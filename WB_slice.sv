==> flow/design.v <==
module WB_slice(clk, rst, stall, flush, PCret_in, WB_in, ALU_in, MemData_in, RegData,
                Ret, PCret, write_addr, RegWrite);
input clk, rst;
input stall, flush;
input [6:0] WB_in;
input [15:0] PCret_in;
input [15:0] ALU_in, MemData_in;
output [15:0] RegData;
output [15:0] PCret;
output [3:0] write_addr;
output RegWrite;
output Ret;
reg [6:0] WB;
reg [15:0] PCret;
reg [15:0] ALU, MemData;
wire MemToReg;
assign MemToReg = WB[0];
assign Ret = WB[1];
assign RegWrite = WB[2];
assign write_addr = WB[6:3];
always @(posedge clk, posedge rst) begin
  if(rst) begin
    WB <= 7'h0;
    PCret <= 16'h0000;
    ALU <= 16'h0000;
    MemData <= 16'h0000;
  end else begin
    WB <= WB_in;
    PCret <= PCret_in;
    ALU <= ALU_in;
    MemData <= MemData_in;
  end
end
assign RegData = MemToReg ? MemData : ALU;
endmodule
; ---- Tool chain data of WB_slice
; Tool output for the design above, in the order of the flow.
; Lines are those of the file above, counted from 1.
; Operators carry their Yosys type and port widths (W data, S select, Z words).
; Not given: --
[setup]
top_module = WB_slice
clock = clk
library = sky130hd
corner = tt_025C_1v80

; ---- After elaboration
; Source: Yosys, flattened and elaborated, memories not mapped. Widths are those after wreduce; folded enables and synchronous resets count as part of the registers. Registers that Yosys merges into a memory's read port (data or address) are not register bits. Print and check cells do not count. Equal cells are merged and count once.
[bits]
output_inout_bits = 38
regBits = 55
[op_classes]
muxes = 1
[ops]
columns = cell, n
row1 = $mux W16, 1

; ---- Longest topological paths
; Yosys ltp: most cells in a row. Word level: on the elaborated netlist, between registers, memories and ports. Mapped: between sequential cells and ports; inverters and the memories' decode and read muxes count.
[logic_depth]
depth_word = 1
ABC_AREA = 0
depth_mapped = 3
mapped_depth_nobuf = 1

; ---- Mapped cells and area
; Source: synth_stat.txt of the flow (Yosys; design flattened, memories mapped). It holds for the ABC_AREA given above (unset counts as 0); a run with the other value may have another netlist.
; The area totals of this step are shown rounded.
[types]
columns = cell_type, n, area_total_um2
row1 = sky130_fd_sc_hd__dfrtp_1, 55, 1376.32
row2 = sky130_fd_sc_hd__mux2_4, 10, 150.144
row3 = sky130_fd_sc_hd__mux2_2, 6, 67.565
row4 = sky130_fd_sc_hd__buf_12, 1, 20.019
row5 = sky130_fd_sc_hd__buf_6, 1, 11.261
row6 = sky130_fd_sc_hd__inv_1, 1, 3.754
[mapped]
ffs = 55
mapped_cells = 74
seq_area_um2 = 1376
area_um2 = 1629

; ---- Worst setup path after synthesis
; Source: OpenSTA report_checks on the synthesized netlist (no wires, ideal clock, input and output delay 20% of the period each), path of least setup slack; recovery checks are left aside. Register names are those of the netlist, which keeps one name where synthesis merged equal registers.
[synth_path]
kind = register -> output
from = reg WB[0]
to = out RegData[10]
path_delay_ns = 0.928
setup_slack_ns = 0.816
driving_pins = 4
clock_period_ns = 2.18
t_arrival_ns = 0.928
n_path_buf = 2
period_less_setup_slack_ns = 1.364
; "path_delay_ns" = arrival - input delay + setup time.
; A path that ends at an output port has no setup time.
; "driving_pins" counts driving pins, that of a launching flip-flop among them; a cell with two outputs on the path counts twice.
; "period_less_setup_slack_ns" is the clock period less the worst setup slack; recovery checks do not enter. This is arithmetic on one report: input and output delays are still those of the set period (20% each).
; Between the ends stands the longest chain of elaborated cells between them, by number of cells; it is not shown to be the way that was timed. Of several equally long chains one is given.
; Each line given opens the expression or statement behind the cell; cells for indexed reads and writes are added by Yosys, which also makes memories of some case tables.
[synth_between]
cell_sequence = sky130_fd_sc_hd__dfrtp_1 sky130_fd_sc_hd__buf_6 sky130_fd_sc_hd__buf_12 sky130_fd_sc_hd__mux2_4
elab_chain_cells = 1
cone_cells = 1
cone_lines = 1
cone_classes = mux (1)
[synth_lines]
columns = element, line
row1 = start: declaration, 13  ; reg [6:0] WB;
row2 = start: assignment, 23  ; WB <= 7'h0;
row3 = start: assignment, 28  ; WB <= WB_in;
row4 = $mux W16, 34  ; assign RegData = MemToReg ? MemData : ALU;
row5 = end: declaration, 8  ; output [15:0] RegData;

; ---- Timing after layout
; From the final timing report of run A: the path of least setup slack in the routed layout; clock arrival at registers is part of the times.
[layout_path]
kind = register -> output
from = reg WB[0]
to = out RegData[10]
n_path_buf = 3
driving_pins = 5
setup_slack_ns = -0.54
clock_period_ns = 1.1
t_arrival_ns = 1.42
; Between the ends stands the longest chain of elaborated cells between them, by number of cells; it is not shown to be the way that was timed. Of several equally long chains one is given.
[layout_between]
cell_sequence = sky130_fd_sc_hd__dfrtp_1 sky130_fd_sc_hd__buf_12 sky130_fd_sc_hd__buf_12 sky130_fd_sc_hd__mux2_4 sky130_fd_sc_hd__buf_6
elab_chain_cells = 1
cone_cells = 1
cone_lines = 1
cone_classes = mux (1)
[layout_lines]
columns = element, line
row1 = start: declaration, 13  ; reg [6:0] WB;
row2 = start: assignment, 23  ; WB <= 7'h0;
row3 = start: assignment, 28  ; WB <= WB_in;
row4 = $mux W16, 34  ; assign RegData = MemToReg ? MemData : ALU;
row5 = end: declaration, 8  ; output [15:0] RegData;

; Below are 2 stored runs of the flow (Yosys, OpenROAD; platform sky130hd) on WB_slice, each with its settings and what was measured, unordered. Constraints: input delay and output delay 20% of the set period each, output load 0.01 pF.
; "achieved_period_ns" is the run's clock period less its worst setup slack. It is reckoned from that one timing run; input and output delays stay at 20% of the period that was set.
; By "worst_path_time_ns" is meant the share of the clock period that the worst setup path is allowed (20% is reserved at inputs, 20% at outputs), minus its slack. Clock arrival times at its registers enter into it.
; By "final_power_mw" is meant OpenSTA's value without simulated activity: inputs other than the clock are taken to toggle once in ten clock periods, and the tool carries that through the logic.
; The measured numbers are rounded.

[run A: settings]
period_ns = 1.1
CORE_UTILIZATION = 21
SETUP_SLACK_MARGIN = 0.2
PLACE_DENSITY_LB_ADDON = 0.09
CELL_PAD_IN_SITES_GLOBAL_PLACEMENT = 2
TNS_END_PERCENT = 5
ABC_AREA = 0
CTS_CLUSTER_DIAMETER = 220
SLEW_MARGIN = 0
MIN_ROUTING_LAYER = met2
CAP_MARGIN = 20
CORE_MARGIN = 2
[run A: results]
dieArea_um2 = 8478
final_power_mw = 3.813
ws_setup_ns = -0.542
worst_path_time_ns = 1.42
worst_setup_path_type = register -> output
achieved_period_ns = 1.642
synthesis_area_um2 = 1629
tns_setup_ns = -8.403
fin_util_pct = 37.8
finish.stdcell_area_um2 = 2875

[run B: settings]
period_ns = 1.21
CORE_UTILIZATION = 19
SETUP_SLACK_MARGIN = -0.05
PLACE_DENSITY_LB_ADDON = 0.01
CORE_ASPECT_RATIO = 0.57
CELL_PAD_IN_SITES_DETAIL_PLACEMENT = 2
ABC_AREA = 1
CTS_CLUSTER_SIZE = 81
MIN_ROUTING_LAYER = met2
CAP_MARGIN = 20
CORE_MARGIN = 2
SLEW_MARGIN = 20
[run B: results]
synthesis_area_um2 = 1624
dieArea_um2 = 9332
achieved_period_ns = 1.467
fin_util_pct = 37.0
ws_setup_ns = -0.257
tns_setup_ns = -3.577
worst_path_time_ns = 1.23
worst_setup_path_type = register -> output
finish.stdcell_area_um2 = 3064
final_power_mw = 4.030
