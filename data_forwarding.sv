==> flow/design.v <==
module data_forwarding(clk, rst, FWD_in, r0_fwd, r1_fwd, dataDep);
input clk, rst;
input [13:0] FWD_in;
output reg [1:0] r0_fwd, r1_fwd;
output reg dataDep;
reg [7:0] write_addr;    
reg [1:0] RegWrite;
reg [1:0] MemToReg;
reg [13:0] FWD;
wire doublewrite;
always @(posedge clk, posedge rst) begin
  if(rst) begin
    write_addr   <= 8'h00;
    RegWrite     <= 2'h0;
    MemToReg     <= 2'h0;
    FWD          <= 14'h000;
  end else begin
    write_addr   <= {write_addr[3:0], FWD[11:8]};
    RegWrite     <= {RegWrite[0], FWD[12]};
    MemToReg     <= {MemToReg[0], FWD[13]};
    FWD          <= FWD_in;
  end
end
assign doublewrite = ((write_addr[7:4] == write_addr[3:0]) && (&RegWrite));
assign dataDep = ((FWD[12] && FWD[13]) && 
                  ((FWD_in[3:0] == FWD_in[3:0]) || (FWD_in[7:4] == FWD_in[3:0])));
always @(*) begin
  r0_fwd = 2'b00;
  r1_fwd = 2'b00;
  if(RegWrite[0]) begin    
    if(MemToReg[0]) begin  
      if(FWD[3:0] == write_addr[3:0]) begin
        r0_fwd = 2'b10;  
      end
      if(FWD[7:4] == write_addr[3:0]) begin
        r1_fwd = 2'b10;  
      end
    end else begin
      if(FWD[3:0] == write_addr[3:0]) begin
        r0_fwd = 2'b01;
      end
      if(FWD[7:4] == write_addr[3:0]) begin
        r1_fwd = 2'b01;
      end
    end
  end
  if(RegWrite[1] && !doublewrite) begin
    if(FWD[3:0] == write_addr[7:4]) begin
      r0_fwd = 2'b10;
    end
    if(FWD[7:4] == write_addr[7:4]) begin
      r1_fwd = 2'b10;
    end
  end
end
endmodule
From RTL to reports: data_forwarding
What the tools print for data_forwarding, step after step.
Lines are those of the file above, counted from 1.
Cell names lack the library's common part.
{"block": "setup", "top_module": "data_forwarding", "clock": "clk", "library": "sky130hd", "pvt_corner": "tt_025C_1v80"}

Elaborated design
Counts by Yosys on the flattened word-level netlist (proc, flatten, opt, wreduce; memories kept). Register bits leave out memories and registers merged into their read ports (data or address); mux counts leave out enables and synchronous resets folded into registers. Print and check cells are left out. Cells with the same type and inputs are merged into one.
{"block": "bits", "register_bits": 25, "input_bits": 16, "output_inout_bits": 5, "wordCells": 26}
{"block": "classes", "eq_ne": 5, "n_mux": 12, "reduce_and_logical": 5}
{"block": "op_table", "operator": "4-bit == test", "n": 5}
{"block": "op_table", "operator": "2-bit two-way mux", "n": 10}
{"block": "op_table", "operator": "1-bit logical AND", "n": 3}
{"block": "op_table", "operator": "2-bit AND reduction", "n": 1}
{"block": "op_table", "operator": "1-bit two-way mux", "n": 2}
{"block": "op_table", "operator": "1-bit logical NOT", "n": 1}

Longest topological paths
Depth = most cells in a row (Yosys ltp): at word level without a register or memory, in the mapped netlist without a sequential cell, where the memories' decode and read muxes count.
{"block": "logic_depth", "ltp_word": 6, "ABC_AREA": 0, "ltp_mapped": 4, "depth_no_buf": 4}

Mapped cells and area
Yosys stat after the flow's synthesis: flattened, memories mapped to cells. It holds for the ABC_AREA given above (unset counts as 0); a run with the other value may have another netlist.
Totals and module areas in this step are rounded.
{"block": "mapped", "cells": 61, "mapped_area_um2": 908.4, "seqArea_um2": 625.6, "ff_cells": 25, "n_buf": 0}
{"block": "by_type", "cell_type": "dfrtp_1", "n": 25, "type_area_um2": 625.6}
{"block": "by_type", "cell_type": "xor2_1", "n": 11, "type_area_um2": 96.342}
{"block": "by_type", "cell_type": "xnor2_1", "n": 9, "type_area_um2": 78.826}
{"block": "by_type", "cell_type": "nor4_2", "n": 3, "type_area_um2": 37.536}
{"block": "by_type", "cell_type": "nand2_1", "n": 4, "type_area_um2": 15.014}
{"block": "by_type", "cell_type": "nand4_1", "n": 2, "type_area_um2": 12.512}
{"block": "by_type", "cell_type": "o22ai_2", "n": 1, "type_area_um2": 12.512}
{"block": "by_type", "cell_type": "nor2_1", "n": 2, "type_area_um2": 7.507}
{"block": "by_type", "cell_type": "and2_1", "n": 1, "type_area_um2": 6.256}
{"block": "by_type", "cell_type": "nand2b_1", "n": 1, "type_area_um2": 6.256}
{"block": "by_type", "cell_type": "o22ai_1", "n": 1, "type_area_um2": 6.256}
{"block": "by_type", "cell_type": "inv_1", "n": 1, "type_area_um2": 3.754}

Path before layout
Source: OpenSTA report_checks on the synthesized netlist (no wires, ideal clock, input and output delay 20% of the period each), path of least setup slack; recovery checks are left aside. Register names are those of the netlist, which keeps one name where synthesis merged equal registers.
{"block": "synth_path", "kind": "flip-flop to output port", "start": "register write_addr[5]", "end": "output r0_fwd[1]", "clock_period_ps": 1300, "out_delay_ps": 260, "launch_ps": 0, "t_arrival_ps": 1105, "t_required_ps": 1040, "slack_ps": -65, "path_delay_ps": 1105, "path_stages": 5, "n_path_buf": 0, "period_less_setup_slack_ps": 1365}
"path_delay_ps" = arrival - input delay + setup time.
At an output port there is no setup time.
"path_stages" counts driving pins, that of a launching flip-flop among them; a cell with two outputs on the path counts twice.
"period_less_setup_slack_ps" is the clock period less the worst setup slack; recovery checks do not enter. This is arithmetic on one report: input and output delays are still those of the set period (20% each).
Between the ends stands the longest chain of elaborated cells between them, by number of cells; it is not shown to be the way that was timed. Of several equally long chains one is given.
A line is the first line of the expression or statement that the cell stems from. Yosys adds cells for indexed reads and writes and turns some case tables into memories.
{"block": "synth_between", "cell_sequence": "dfrtp_1 > xor2_1 > nor4_2 > nand2_1 > o22ai_1", "elab_chain_len": 5, "cells_between": 7, "lines_between": 3, "cone_classes": "2 x eq/ne; 2 x mux; 3 x reduce/logical"}
{"block": "synth_rtl", "item": "start, declared", "line": 6, "text": "reg [7:0] write_addr;"}
{"block": "synth_rtl", "item": "start, assigned", "line": 13, "text": "write_addr   <= 8'h00;"}
{"block": "synth_rtl", "item": "start, assigned", "line": 18, "text": "write_addr   <= {write_addr[3:0], FWD[11:8]};"}
{"block": "synth_rtl", "item": "4-bit == test", "line": 24, "text": "assign doublewrite = ((write_addr[7:4] == write_addr[3:0]) && (&RegWrite));"}
{"block": "synth_rtl", "item": "1-bit logical AND", "line": 24}
{"block": "synth_rtl", "item": "1-bit logical NOT", "line": 47, "text": "if(RegWrite[1] && !doublewrite) begin"}
{"block": "synth_rtl", "item": "1-bit logical AND", "line": 47}
{"block": "synth_rtl", "item": "2-bit two-way mux", "line": 47}
{"block": "synth_rtl", "item": "end, declared", "line": 4, "text": "output reg [1:0] r0_fwd, r1_fwd;"}

Path in the finished layout
Path of least setup slack in the final report of flow run 1 (OpenROAD, finished layout, wires in). Where an end is a register, its clock arrival counts in the times.
The report prints the path's times to 10 ps; the period is as set.
{"block": "layout_path", "kind": "flip-flop to output port", "start": "register write_addr[5]", "end": "output r1_fwd[1]", "clock_period_ps": 2850, "out_delay_ps": 570, "launch_ps": 320, "t_arrival_ps": 1730, "t_required_ps": 2280, "slack_ps": 550, "path_stages": 7, "n_path_buf": 2}
Between the ends stands the longest chain of elaborated cells between them, by number of cells; it is not shown to be the way that was timed. Of several equally long chains one is given.
{"block": "layout_between", "cell_sequence": "dfrtp_1 > buf_4 > xor2_1 > nor4_2 > nand2_1 > o22ai_2 > clkbuf_2", "elab_chain_len": 5, "cells_between": 7, "lines_between": 3, "cone_classes": "2 x eq/ne; 2 x mux; 3 x reduce/logical"}
{"block": "layout_rtl", "item": "start, declared", "line": 6, "text": "reg [7:0] write_addr;"}
{"block": "layout_rtl", "item": "start, assigned", "line": 13, "text": "write_addr   <= 8'h00;"}
{"block": "layout_rtl", "item": "start, assigned", "line": 18, "text": "write_addr   <= {write_addr[3:0], FWD[11:8]};"}
{"block": "layout_rtl", "item": "4-bit == test", "line": 24, "text": "assign doublewrite = ((write_addr[7:4] == write_addr[3:0]) && (&RegWrite));"}
{"block": "layout_rtl", "item": "1-bit logical AND", "line": 24}
{"block": "layout_rtl", "item": "1-bit logical NOT", "line": 47, "text": "if(RegWrite[1] && !doublewrite) begin"}
{"block": "layout_rtl", "item": "1-bit logical AND", "line": 47}
{"block": "layout_rtl", "item": "2-bit two-way mux", "line": 47}
{"block": "layout_rtl", "item": "end, declared", "line": 4, "text": "output reg [1:0] r0_fwd, r1_fwd;"}

==> results <==
Flow measurements of data_forwarding on sky130hd: 2 stored runs with different settings, listed in no order. Input and output delays are each 20% of the period that was set; the output load is 0.01 pF.
"clock_period_reached_ps": clock period set for the run, less the worst setup slack. It is reckoned from that one timing run; input and output delays stay at 20% of the period that was set.
"worst_path_ps": the worst setup path's part of the clock period (all of it between registers, 20% less for each end at a port) less its slack. A launch clock that arrives late makes it longer, a capture clock that arrives late makes it shorter.
"total_power_uw" is the tool's figure for a default switching activity; nothing was simulated.
"worst_path_ps" is known to 10 ps.
Measured values are rounded.

{"run": "flow run 1", "settings": { "period_ns": 2.85, "CORE_UTILIZATION": 67, "SETUP_SLACK_MARGIN": 0.61, "PLACE_DENSITY_LB_ADDON": 0.05, "TNS_END_PERCENT": 5, "ABC_AREA": 0, "GPL_TIMING_DRIVEN": 0, "CAP_MARGIN": 30, "SLEW_MARGIN": 5, "MIN_ROUTING_LAYER": "met1", "MAX_ROUTING_LAYER": "met5", "CORE_MARGIN": 2 }, "results": { "timing.setup.tns_ps": 0, "synth_chip_area_um2": 908.4, "total_power_uw": 627.5, "clock_period_reached_ps": 2300, "worst_path_ps": 1730, "worst_path_kind": "flip-flop to output port", "worst_hold_slack_ps": 371, "post_route_util_pct": 92.0, "finish.stdcell_area_um2": 1182, "total_die_area_um2": 1666, "final_setup_ws_ps": 550 }}
{"run": "flow run 2", "settings": { "period_ns": 2.35, "CORE_UTILIZATION": 69, "SETUP_SLACK_MARGIN": 0.4, "PLACE_DENSITY_LB_ADDON": 0.06, "CORE_ASPECT_RATIO": 0.88, "CORE_MARGIN": 4, "CELL_PAD_IN_SITES_GLOBAL_PLACEMENT": 2, "TNS_END_PERCENT": 20, "ABC_AREA": 0, "MIN_ROUTING_LAYER": "met1", "CAP_MARGIN": 20, "SLEW_MARGIN": 20 }, "outcome": "did not finish, placement stopped with FLW-0024"}
